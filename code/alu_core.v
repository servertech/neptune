==> flow/design.v <==
module alu(clk, rst, en, opcode, a_in, b_in, o, z, n, cond, d_out);
	parameter width = 'd16;  
	input wire clk  , rst  , en  ;  
	input wire [4:0] opcode  ;
	input wire signed [width-1:0] a_in  , b_in  ;
	output reg o  ;
	output wire z  , n  ;
	output reg cond  ;
	output wire [width-1:0] d_out  ;
	reg [1:0] chk_oflow  ;
	reg signed [width+width:0] res_out  ;
	assign z = ~|res_out;  
	assign n = res_out[width-1];  
	assign d_out [width-1:0] = res_out [width-1:0];
	always@(chk_oflow, res_out) begin
		case(chk_oflow)  
			2'b00: o = 1'b0;
			2'b01: begin
				if(res_out [width:width-1] == (2'b01 || 2'b10)) o = 1'b1;  
				else o <= 1'b0;
			end
			2'b10: begin
				if((res_out[width+width]) && (~res_out [width+width-1:width-1] != 0)) o = 1'b1;  
				else if ((~res_out[width+width]) && (res_out [width+width-1:width-1] != 0)) o = 1'b1;  
				else o = 1'b0;
			end
			2'b11: o = 1'b0;
			default: o = 1'b0;
		endcase
	end
	always@(posedge clk) begin
		if(rst) begin
			cond <= 1'b0;
			chk_oflow <= 2'b0;
			res_out [width+width:0] <= {width+width{1'b0}};
		end else if(en) begin
			case(opcode)  
				5'b00000: res_out [width-1:0] <= 0;  
				5'b00001: res_out [width-1:0] <= a_in [width-1:0];  
				5'b00010: res_out [width-1:0] <= b_in [width-1:0];  
				5'b00011: begin
					chk_oflow <= 2'b01;
					res_out [width:0] <= a_in [width-1:0] + 1'b1;  
				end
				5'b00100: begin
					chk_oflow <= 2'b01;
					res_out [width:0] <= a_in [width-1:0] - 1'b1;  
				end
				5'b00101: begin
					chk_oflow <= 2'b01;
					res_out [width:0] <= {a_in[width-1], a_in [width-1:0]} + {b_in[width-1], b_in [width-1:0]};  
				end
				5'b00110: begin
					chk_oflow <= 2'b01;
					res_out [width:0] <= {a_in[width-1], a_in [width-1:0]} - {b_in[width-1], b_in [width-1:0]};  
				end
				5'b00111: begin
					chk_oflow <= 2'b10;
					res_out [width+width:0] <= a_in [width-1:0] * b_in [width-1:0];  
				end
				5'b01000: begin
					if(a_in [width-1:0] == b_in [width-1:0]) cond <= 1'b1;  
					else cond <= 1'b0;
				end
				5'b01001: begin
					if(a_in [width-1:0] < b_in [width-1:0]) cond <= 1'b1;  
					else cond <= 1'b0;
				end
				5'b01010: begin
					if(a_in [width-1:0] > b_in [width-1:0]) cond <= 1'b1; 
					else cond <= 1'b0;
				end
				5'b01011: res_out [width-1:0] <= ~a_in [width-1:0];  
				5'b01100: res_out [width-1:0] <= ~a_in [width-1:0] + 1'b1;  
				5'b01101: res_out [width-1:0] <= a_in [width-1:0] & b_in [width-1:0];  
				5'b01110: res_out [width-1:0] <= a_in [width-1:0] | b_in [width-1:0];  
				5'b01111: res_out [width-1:0] <= a_in [width-1:0] ^ b_in [width-1:0];  
				5'b10000: res_out [width-1:0] <= {a_in [width-2:0], 1'b0};  
				5'b10001: res_out [width-1:0] <= {1'b0, a_in [width-1:1]};  
				5'b10010: res_out [width-1:0] <= {a_in [width-1], a_in [width-1:1]};  
				5'b10011: res_out [width-1:0] <= {a_in [width-2:0], a_in [width-1]};  
				5'b10100: res_out [width-1:0] <= {a_in [0], a_in [width-1:1]};  
				default: begin
					cond <= 1'b0;
					res_out [width-1:0] <= 0;
				end
			endcase
		end
	end
endmodule
Reports on alu. Tool output for the design above, in the order of the flow. Lines are those of the file above, counted from 1. Operators: Yosys type, input widths -> output width; for muxes data width and select width s. Library cell names are shortened. A cell with -- has no value.

Top: alu. Clock port: clk. Standard-cell library: sky130hd. Library corner: tt_025C_1v80.

After elaboration. Yosys after proc, flatten, opt, wreduce and memory -nomap, before mapping. Memory bits, and registers merged into a memory's read port (data or address), are not among the register bits. Print and check cells are not counted. Equal cells are merged and count once.

For register bits after elaboration the number is 36. Under bits of input ports stands 40. Output and inout bits: 20. For elaborated cells the number is 76.

Add/sub/neg operators: 5. The figure for multipliers is 1. For magnitude comparators the number is 2. The figure for eq/ne operators is 25. For multiplexer cells the number is 11. Bitwise operators: 8. Under reduce/logical cells stands 19.

Operators with widths (count): $mul 16x16->32 (1); $pmux 16 s18 (1); $eq 5x4->1 const B (8); $reduce_or 33->1 (1); $not 17->32 (1); $reduce_bool 32->1 (1); $eq 5x5->1 const B (5); $eq 5x3->1 const B (4); $reduce_or 18->1 (1); $add 16x1->17 const B (1); $sub 16x1->17 const B (1); $add 16x16->17 (1); $sub 16x16->17 (1); $reduce_bool 17->1 (1); $add 16x1->16 const B (1); $gt 16x16->1 (1); $lt 16x16->1 (1); $eq 16x16->1 (1); $and 16x16->16 (1); $or 16x16->16 (1); $xor 16x16->16 (1); $not 16->16 (1); $reduce_and 2->1 (5); $eq 5x2->1 const B (2); $mux 1 (6); $eq 5x1->1 const B (1); $logic_not 5->1 (1); $reduce_bool 5->1 (1).

Other operator kinds: 14; their cells: 19.

Logic depth. Depth = most cells in a row (Yosys ltp): at word level without a register or memory, in the mapped netlist without a sequential cell, where the memories' decode and read muxes count.

The entry for depth after elaboration reads 5. Under ABC_AREA stands 0. Mapped depth: 24. Under depth with buffers taken out stands 22.

Synthesis result. Source: synth_stat.txt of the flow (Yosys; design flattened, memories mapped). It holds for the ABC_AREA given above (unset counts as 0); a run with the other value may have another netlist.

The figure for cells in the netlist is 1757. The entry for mapped area reads 13559.3 sq um. Area of sequential cells: 700.7 sq um. The figure for mapped flip-flops is 35. Buffer cells: 115.

Cells by type: fa_1 (count 195, area in all 3.9E+03 sq um); ha_1 (count 156, area in all 1.95E+03 sq um); inv_1 (count 282, area in all 1.06E+03 sq um); nor2_1 (count 213, area in all 799.517 sq um); nand2_1 (count 194, area in all 728.198 sq um); dfxtp_1 (count 35, area in all 700.672 sq um); a21oi_1 (count 72, area in all 360.346 sq um); xnor2_1 (count 38, area in all 332.819 sq um); clkbuf_1 (count 83, area in all 311.549 sq um); o21ai_0 (count 60, area in all 300.288 sq um); a21o_1 (count 25, area in all 187.68 sq um); a221oi_1 (count 19, area in all 166.41 sq um); nand3_1 (count 33, area in all 165.158 sq um); o211ai_1 (count 18, area in all 135.13 sq um); nor3_1 (count 26, area in all 130.125 sq um); nand4_1 (count 20, area in all 125.12 sq um); buf_4 (count 16, area in all 120.115 sq um); xor2_1 (count 13, area in all 113.859 sq um).

Not listed: further types 61, cells in them 259.

Path before layout. OpenSTA on the mapped netlist: ideal clock, no wires. The path of least setup slack (recovery checks aside). Input and output delay are each 20% of the period. Register names are those of the netlist, which keeps one name where synthesis merged equal registers.

Kind: input to register. Start point: input a_in[9]. End point: register res_out[31]. For clock period the number is 7580 ps. Input delay: 1516 ps. The entry for library setup time reads 116 ps. The entry for time at the first pin reads 1516 ps. Data arrival time: 7229 ps. The figure for data required time is 7464 ps. For slack the number is 234 ps. Under delay of the path stands 5829 ps. The figure for stages on the path is 23. The entry for buffers on the path reads 2. The entry for synthesis period reached reads 7346 ps.

"delay of the path" is the arrival time less input delay plus setup time. "stages on the path": output pins that drive a net of the path, with the launching flip-flop's if there is one; two outputs of one cell count as two. "synthesis period reached" is the clock period less the worst setup slack; recovery checks do not enter. This is arithmetic on one report: input and output delays are still those of the set period (20% each). The rows between start and end are the longest chain of elaborated cells between them; the timing report does not say that the signal goes this way. Where chains are equally long, one stands for them. A line is the first line of the expression or statement that the cell stems from. Yosys adds cells for indexed reads and writes and turns some case tables into memories.

Cells stage by stage: clkbuf_1 > buf_1 > clkinv_1 > nor2_1 > fa_1 > inv_1 > fa_1 > fa_1 > inv_1 > fa_1 > fa_1 > inv_1 > fa_1 > inv_1 > ha_1 > a21oi_1 > o2111ai_1 > a41oi_1 > o22ai_1 > o21bai_1 > a211o_1 > a211o_1 > and4_1. For cells in the longest elaborated chain the number is 1. Elaborated cells between the ends (all ways): 1. For RTL lines with such cells the number is 1. Those cells by class: mul (1).

RTL lines, path post-synthesis: start, declared (line 5) `input wire signed [width-1:0] a_in , b_in ;`; $mul 16x16->32 (line 59) `res_out [width+width:0] <= a_in [width-1:0] * b_in [width-1:0];`; end, assigned (line 35) `res_out [width+width:0] <= {width+width{1'b0}};`; end, assigned (line 59); end, declared (line 11) `reg signed [width+width:0] res_out ;`.

Path in the finished layout. Path of least setup slack in the final report of flow run A (OpenROAD, finished layout, wires in). Where an end is a register, its clock arrival counts in the times. The path's times are printed in steps of 10 ps; the period is the one set.

Kind: input to register. Start point: input a_in[2]. End point: register res_out[31]. For clock period the number is 6790 ps. Input delay: 1360 ps. The entry for library setup time reads 100 ps. The entry for time at the first pin reads 1360 ps. Data arrival time: 6840 ps. The figure for data required time is 7000 ps. For slack the number is 160 ps. The figure for stages on the path is 23. The entry for buffers on the path reads 2.

The rows between start and end are the longest chain of elaborated cells between them; the timing report does not say that the signal goes this way. Where chains are equally long, one stands for them.

Cells stage by stage: clkbuf_2 > inv_1 > buf_4 > nor2_1 > fa_1 > inv_2 > fa_1 > inv_1 > fa_1 > fa_1 > fa_1 > inv_1 > fa_1 > inv_2 > ha_4 > nand2_4 > o2111ai_4 > a41oi_2 > o22ai_1 > o21bai_4 > a211o_1 > a211o_1 > and4_1. For cells in the longest elaborated chain the number is 1. Elaborated cells between the ends (all ways): 1. For RTL lines with such cells the number is 1. Those cells by class: mul (1).

RTL lines, path after layout: start, declared (line 5) `input wire signed [width-1:0] a_in , b_in ;`; $mul 16x16->32 (line 59) `res_out [width+width:0] <= a_in [width-1:0] * b_in [width-1:0];`; end, assigned (line 35) `res_out [width+width:0] <= {width+width{1'b0}};`; end, assigned (line 59); end, declared (line 11) `reg signed [width+width:0] res_out ;`.

Appendix: measured runs

Stored flow runs of alu (2 of them; Yosys, OpenROAD, sky130hd). They differ in their settings and are not a sequence. Constraints: input delay and output delay 20% of the set period each, output load 0.01 pF. "time used up by the worst setup path" = time allowed to the worst setup path (clock period - input delay - output delay, where it has them) - its slack; a late launch clock adds to it, a late capture clock takes from it. "time used up by the worst setup path" is given in steps of 10 ps.

Flow run A has these settings: period_ns 6.79; CORE_UTILIZATION 27; PLACE_DENSITY_LB_ADDON 0.27; CORE_ASPECT_RATIO 1.26; GPL_TIMING_DRIVEN 1; GPL_ROUTABILITY_DRIVEN 1; CTS_CLUSTER_DIAMETER 103; CAP_MARGIN 10; MAX_ROUTING_LAYER met4; CORE_MARGIN 2; SLEW_MARGIN 20. The netlist area reported by Yosys stands at 13,559.3 sq um. The die footprint stands at 52,040.2 sq um. The measured utilization after routing is 0.356. The setup slack of the critical path comes to 160 ps. For the setup TNS the run shows 0 ps. The measured worst hold slack after layout is 455 ps. The time used up by the worst setup path comes to 5,270 ps. Class of the worst setup path: input to register.

Flow run B has these settings: period_ns 8.19; CORE_UTILIZATION 46; SETUP_SLACK_MARGIN 1.56; PLACE_DENSITY_LB_ADDON 0.21; CELL_PAD_IN_SITES_GLOBAL_PLACEMENT 3; CELL_PAD_IN_SITES_DETAIL_PLACEMENT 2; GPL_TIMING_DRIVEN 1; CTS_CLUSTER_SIZE 75; CTS_CLUSTER_DIAMETER 105; MIN_ROUTING_LAYER met1; CAP_MARGIN 20; CORE_MARGIN 2; SLEW_MARGIN 20. Outcome: stopped before the end: placement reported FLW-0024.
