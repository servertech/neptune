==> flow/design.v <==
module reg_array_dual(clk, rst, we1, we2, add1, add2, wr1, wr2, mem_fault, rd1, rd2);
	parameter width = 'd16;  
	parameter depth = 'd8;  
	parameter add_width = 'd3;  
	input wire clk  , rst  ;  
	input wire we1  , we2  ;  
	input wire [add_width-1:0] add1  , add2  ;
	input [width-1:0] wr1  , wr2  ;
	output reg mem_fault  ;
	output reg [width-1:0] rd1  , rd2  ;
	reg [width-1:0] mem_arr [0:depth-1]  ;
	always@(posedge clk) begin
		if(rst) mem_fault <= 1'b0;
		else if((we1 && we2) && (add1 && add2)) mem_fault <= 1'b1;
	end
	always@(posedge clk) begin
		rd1 [width-1:0] <= mem_arr[add1] [width-1:0];  
		rd2 [width-1:0] <= mem_arr[add2] [width-1:0];  
	end
	always@(posedge clk) begin
		if(we1) mem_arr[add1] [width-1:0] <= wr1 [width-1:0];  
		if(we2) mem_arr[add2] [width-1:0] <= wr2 [width-1:0];  
	end
endmodule
Reports on reg_array_dual
Tool output for the design above, in the order of the flow.
Line numbers count from 1 in the design file above.
Cell names lack the library's common part.
{"block": "design", "top": "reg_array_dual", "clock": "clk", "cell_library": "sky130hd", "corner": "tt_025C_1v80"}

Word level
Source: Yosys, flattened and elaborated, memories not mapped. Widths are those after wreduce; folded enables and synchronous resets count as part of the registers. Registers that Yosys merges into a memory's read port (data or address) are not register bits. Print and check cells do not count. Equal cells are merged and count once.
Memory sizes are those after Yosys's memory passes, which may raise the word count (mostly to a power of two), join words into wider ones and drop unused or constant bits.
{"block": "op_classes", "n_reduce_logical": 3, "n_mux": 6}
{"block": "ops", "op": "two-way mux 16 bit", "count": 2}
{"block": "ops", "op": "two-way mux 3 bit", "count": 2}
{"block": "ops", "op": "logical AND 3 bit", "count": 1}
{"block": "ops", "op": "logical AND 1 bit", "count": 2}
{"block": "ops", "op": "two-way mux 1 bit", "count": 2}
{"block": "word_totals", "mem_bits_rw": 128, "ff_bits": 1, "in_bits": 42, "clocked_rd_ports_x_width": 32, "elab_cells": 11, "output_inout_bits": 33, "mem_count": 1}
{"block": "mem_list", "memory": "mem_arr", "size": 8, "word_bits": 16, "rd": 2, "wr": 2, "line": 11, "source": "reg [width-1:0] mem_arr [0:depth-1] ;"}

Longest topological paths
Yosys ltp: most cells in a row. Word level: on the elaborated netlist, between registers, memories and ports. Mapped: between sequential cells and ports; inverters and the memories' decode and read muxes count.
{"block": "logic_depth", "word_depth": 2, "abc_area": 0, "depth_mapped": 5, "depth_no_buf": 2}

Synthesis result
Yosys stat after the flow's synthesis: flattened, memories mapped to cells. It holds for the ABC_AREA given above (unset counts as 0); a run with the other value may have another netlist.
Totals and module areas in this step are rounded.
{"block": "by_type", "cell": "edfxtp_1", "count": 128, "area_total_um2": 3.84E+03}
{"block": "by_type", "cell": "mux2_2", "count": 160, "area_total_um2": 1.8E+03}
{"block": "by_type", "cell": "mux4_2", "count": 36, "area_total_um2": 810.778}
{"block": "by_type", "cell": "mux4_1", "count": 28, "area_total_um2": 735.706}
{"block": "by_type", "cell": "dfxtp_1", "count": 33, "area_total_um2": 660.634}
{"block": "by_type", "cell": "buf_2", "count": 14, "area_total_um2": 70.067}
{"block": "by_type", "cell": "buf_6", "count": 5, "area_total_um2": 56.304}
{"block": "by_type", "cell": "buf_4", "count": 7, "area_total_um2": 52.55}
{"block": "by_type", "cell": "nand4b_2", "count": 3, "area_total_um2": 45.043}
{"block": "by_type", "cell": "o21bai_1", "count": 4, "area_total_um2": 30.029}
{"block": "by_type", "cell": "and4bb_2", "count": 2, "area_total_um2": 25.024}
{"block": "by_type", "cell": "nand2b_1", "count": 4, "area_total_um2": 25.024}
{"block": "by_type", "cell": "nor4b_4", "count": 1, "area_total_um2": 23.773}
{"block": "by_type", "cell": "nand4_4", "count": 1, "area_total_um2": 21.27}
{"block": "by_type", "cell": "o21ai_0", "count": 4, "area_total_um2": 20.019}
{"block": "by_type", "cell": "clkbuf_1", "count": 5, "area_total_um2": 18.768}
{"block": "by_type", "cell": "nand2_1", "count": 3, "area_total_um2": 11.261}
{"block": "by_type", "cell": "nor3_1", "count": 2, "area_total_um2": 10.01}
Not listed: further types 4, cells in them 5.
{"block": "synth_totals", "ff_cells": 161, "yosys_area_um2": 8300, "cells": 445, "sequential_area_um2": 4500, "buf_cells": 33}

Worst setup path after synthesis
Path of least setup slack by OpenSTA after synthesis, without wires, with an ideal clock, recovery checks aside; 20% of the period is set as input and as output delay. Where synthesis merged equal registers, the netlist keeps one of their names.
{"block": "synth_path", "path_type": "input to register", "from": "input add1[1]", "to": "memory mem_arr[3][0]", "t_arrival_ns": 2.476, "t_required_ns": 2.909, "launch_ns": 0.664, "clock_period_ns": 3.32, "setup_slack_ns": 0.433, "in_delay_ns": 0.664, "path_buffers": 2, "driving_pins": 4, "setup_ns": 0.411, "path_delay_ns": 2.223, "period_less_setup_slack_ns": 2.887}
"path_delay_ns" = arrival - input delay + setup time.
"driving_pins" counts driving pins, that of a launching flip-flop among them; a cell with two outputs on the path counts twice.
"period_less_setup_slack_ns" is the clock period less the worst setup slack; recovery checks do not enter. This is arithmetic on one report: input and output delays are still those of the set period (20% each).
Between the ends stands the longest chain of elaborated cells between them, by number of cells; it is not shown to be the way that was timed. Of several equally long chains one is given.
Each line given opens the expression or statement behind the cell; cells for indexed reads and writes are added by Yosys, which also makes memories of some case tables.
{"block": "synth_via", "cell_sequence": "buf_2 -> buf_1 -> nand2_1 -> o21ai_0", "elab_chain_len": 1, "cone_cells": 1, "cone_lines": 1, "cone_classes": "mux (1)"}
{"block": "synth_lines", "element": "from (decl)", "line": 7, "source": "input wire [add_width-1:0] add1 , add2 ;"}
{"block": "synth_lines", "element": "two-way mux 3 bit", "line": 21, "source": "if(we1) mem_arr[add1] [width-1:0] <= wr1 [width-1:0];"}
{"block": "synth_lines", "element": "to (decl)", "line": 11, "source": "reg [width-1:0] mem_arr [0:depth-1] ;"}

Timing after layout
Path of least setup slack in the final report of flow run A (OpenROAD, finished layout, wires in). Where an end is a register, its clock arrival counts in the times.
{"block": "layout_path", "path_type": "input to register", "from": "input add2[2]", "to": "memory mem_arr[2][10]", "clock_period_ns": 3.2, "t_arrival_ns": 2.49, "path_buffers": 4, "setup_ns": 0.28, "in_delay_ns": 0.64, "driving_pins": 6, "t_required_ns": 3.34, "setup_slack_ns": 0.85, "launch_ns": 0.64}
Between the ends stands the longest chain of elaborated cells between them, by number of cells; it is not shown to be the way that was timed. Of several equally long chains one is given.
{"block": "layout_via", "cell_sequence": "clkdlybuf4s50_1 -> and4bb_2 -> buf_2 -> buf_4 -> o21bai_4 -> buf_4", "elab_chain_len": 1, "cone_cells": 1, "cone_lines": 1, "cone_classes": "mux (1)"}
{"block": "layout_lines", "element": "from (decl)", "line": 7, "source": "input wire [add_width-1:0] add1 , add2 ;"}
{"block": "layout_lines", "element": "two-way mux 3 bit", "line": 22, "source": "if(we2) mem_arr[add2] [width-1:0] <= wr2 [width-1:0];"}
{"block": "layout_lines", "element": "to (decl)", "line": 11, "source": "reg [width-1:0] mem_arr [0:depth-1] ;"}

--- measured runs ---
Record of 2 stored runs of the RTL-to-layout flow on reg_array_dual, platform sky130hd. The runs are unordered. Constraints: input delay and output delay 20% of the set period each, output load 0.01 pF.
By "period_reached_ns" is meant the clock period of the run minus its worst setup slack. This is arithmetic on one report: input and output delays are still those of the set period (20% each).
"worst_path_ns" means the part of the period allowed to the worst setup path (the constraints hold back 20% at inputs and 20% at outputs) less its slack; where the path has registers, the arrival times of their clocks count too.
By "fin_power_uw" is meant OpenSTA's value without simulated activity: inputs other than the clock are taken to toggle once in ten clock periods, and the tool carries that through the logic.
Values from the reports are rounded here.

{"run": "flow run A", "settings": { "period_ns": 3.2, "CORE_UTILIZATION": 44, "SETUP_SLACK_MARGIN": 0.88, "PLACE_DENSITY_LB_ADDON": 0.03, "CORE_MARGIN": 5, "CELL_PAD_IN_SITES_GLOBAL_PLACEMENT": 0, "CELL_PAD_IN_SITES_DETAIL_PLACEMENT": 0, "TNS_END_PERCENT": 10, "GPL_TIMING_DRIVEN": 0, "MAX_ROUTING_LAYER": "met5", "CAP_MARGIN": 20, "SLEW_MARGIN": 20 }, "results": { "synthesis_area_um2": 8300, "hold_ws_ns": 0.48, "utilization_pct": 55, "worst_path_ns": 1.71, "path_kind": "input to register", "period_reached_ns": 2.351, "setup_tns_ns": 0.000, "setup_worst_slack_ns": 0.85, "die_footprint_um2": 22000, "fin_power_uw": 5100 }}
{"run": "flow run B", "settings": { "period_ns": 2.09, "CORE_UTILIZATION": 26, "SETUP_SLACK_MARGIN": 0.49, "PLACE_DENSITY": 0.79, "CELL_PAD_IN_SITES_GLOBAL_PLACEMENT": 0, "CELL_PAD_IN_SITES_DETAIL_PLACEMENT": 0, "TNS_END_PERCENT": 85, "GPL_TIMING_DRIVEN": 1, "CTS_CLUSTER_SIZE": 21, "CTS_CLUSTER_DIAMETER": 76, "SLEW_MARGIN": 25, "MIN_ROUTING_LAYER": "met2", "CAP_MARGIN": 20, "CORE_MARGIN": 2 }, "results": { "fin_power_uw": 8000, "period_reached_ns": 1.603, "setup_worst_slack_ns": 0.49, "synthesis_area_um2": 8300, "utilization_pct": 34, "setup_tns_ns": 0.000, "die_footprint_um2": 33000, "worst_path_ns": 1.19, "path_kind": "input to register", "hold_ws_ns": 0.47 }}
--- end ---
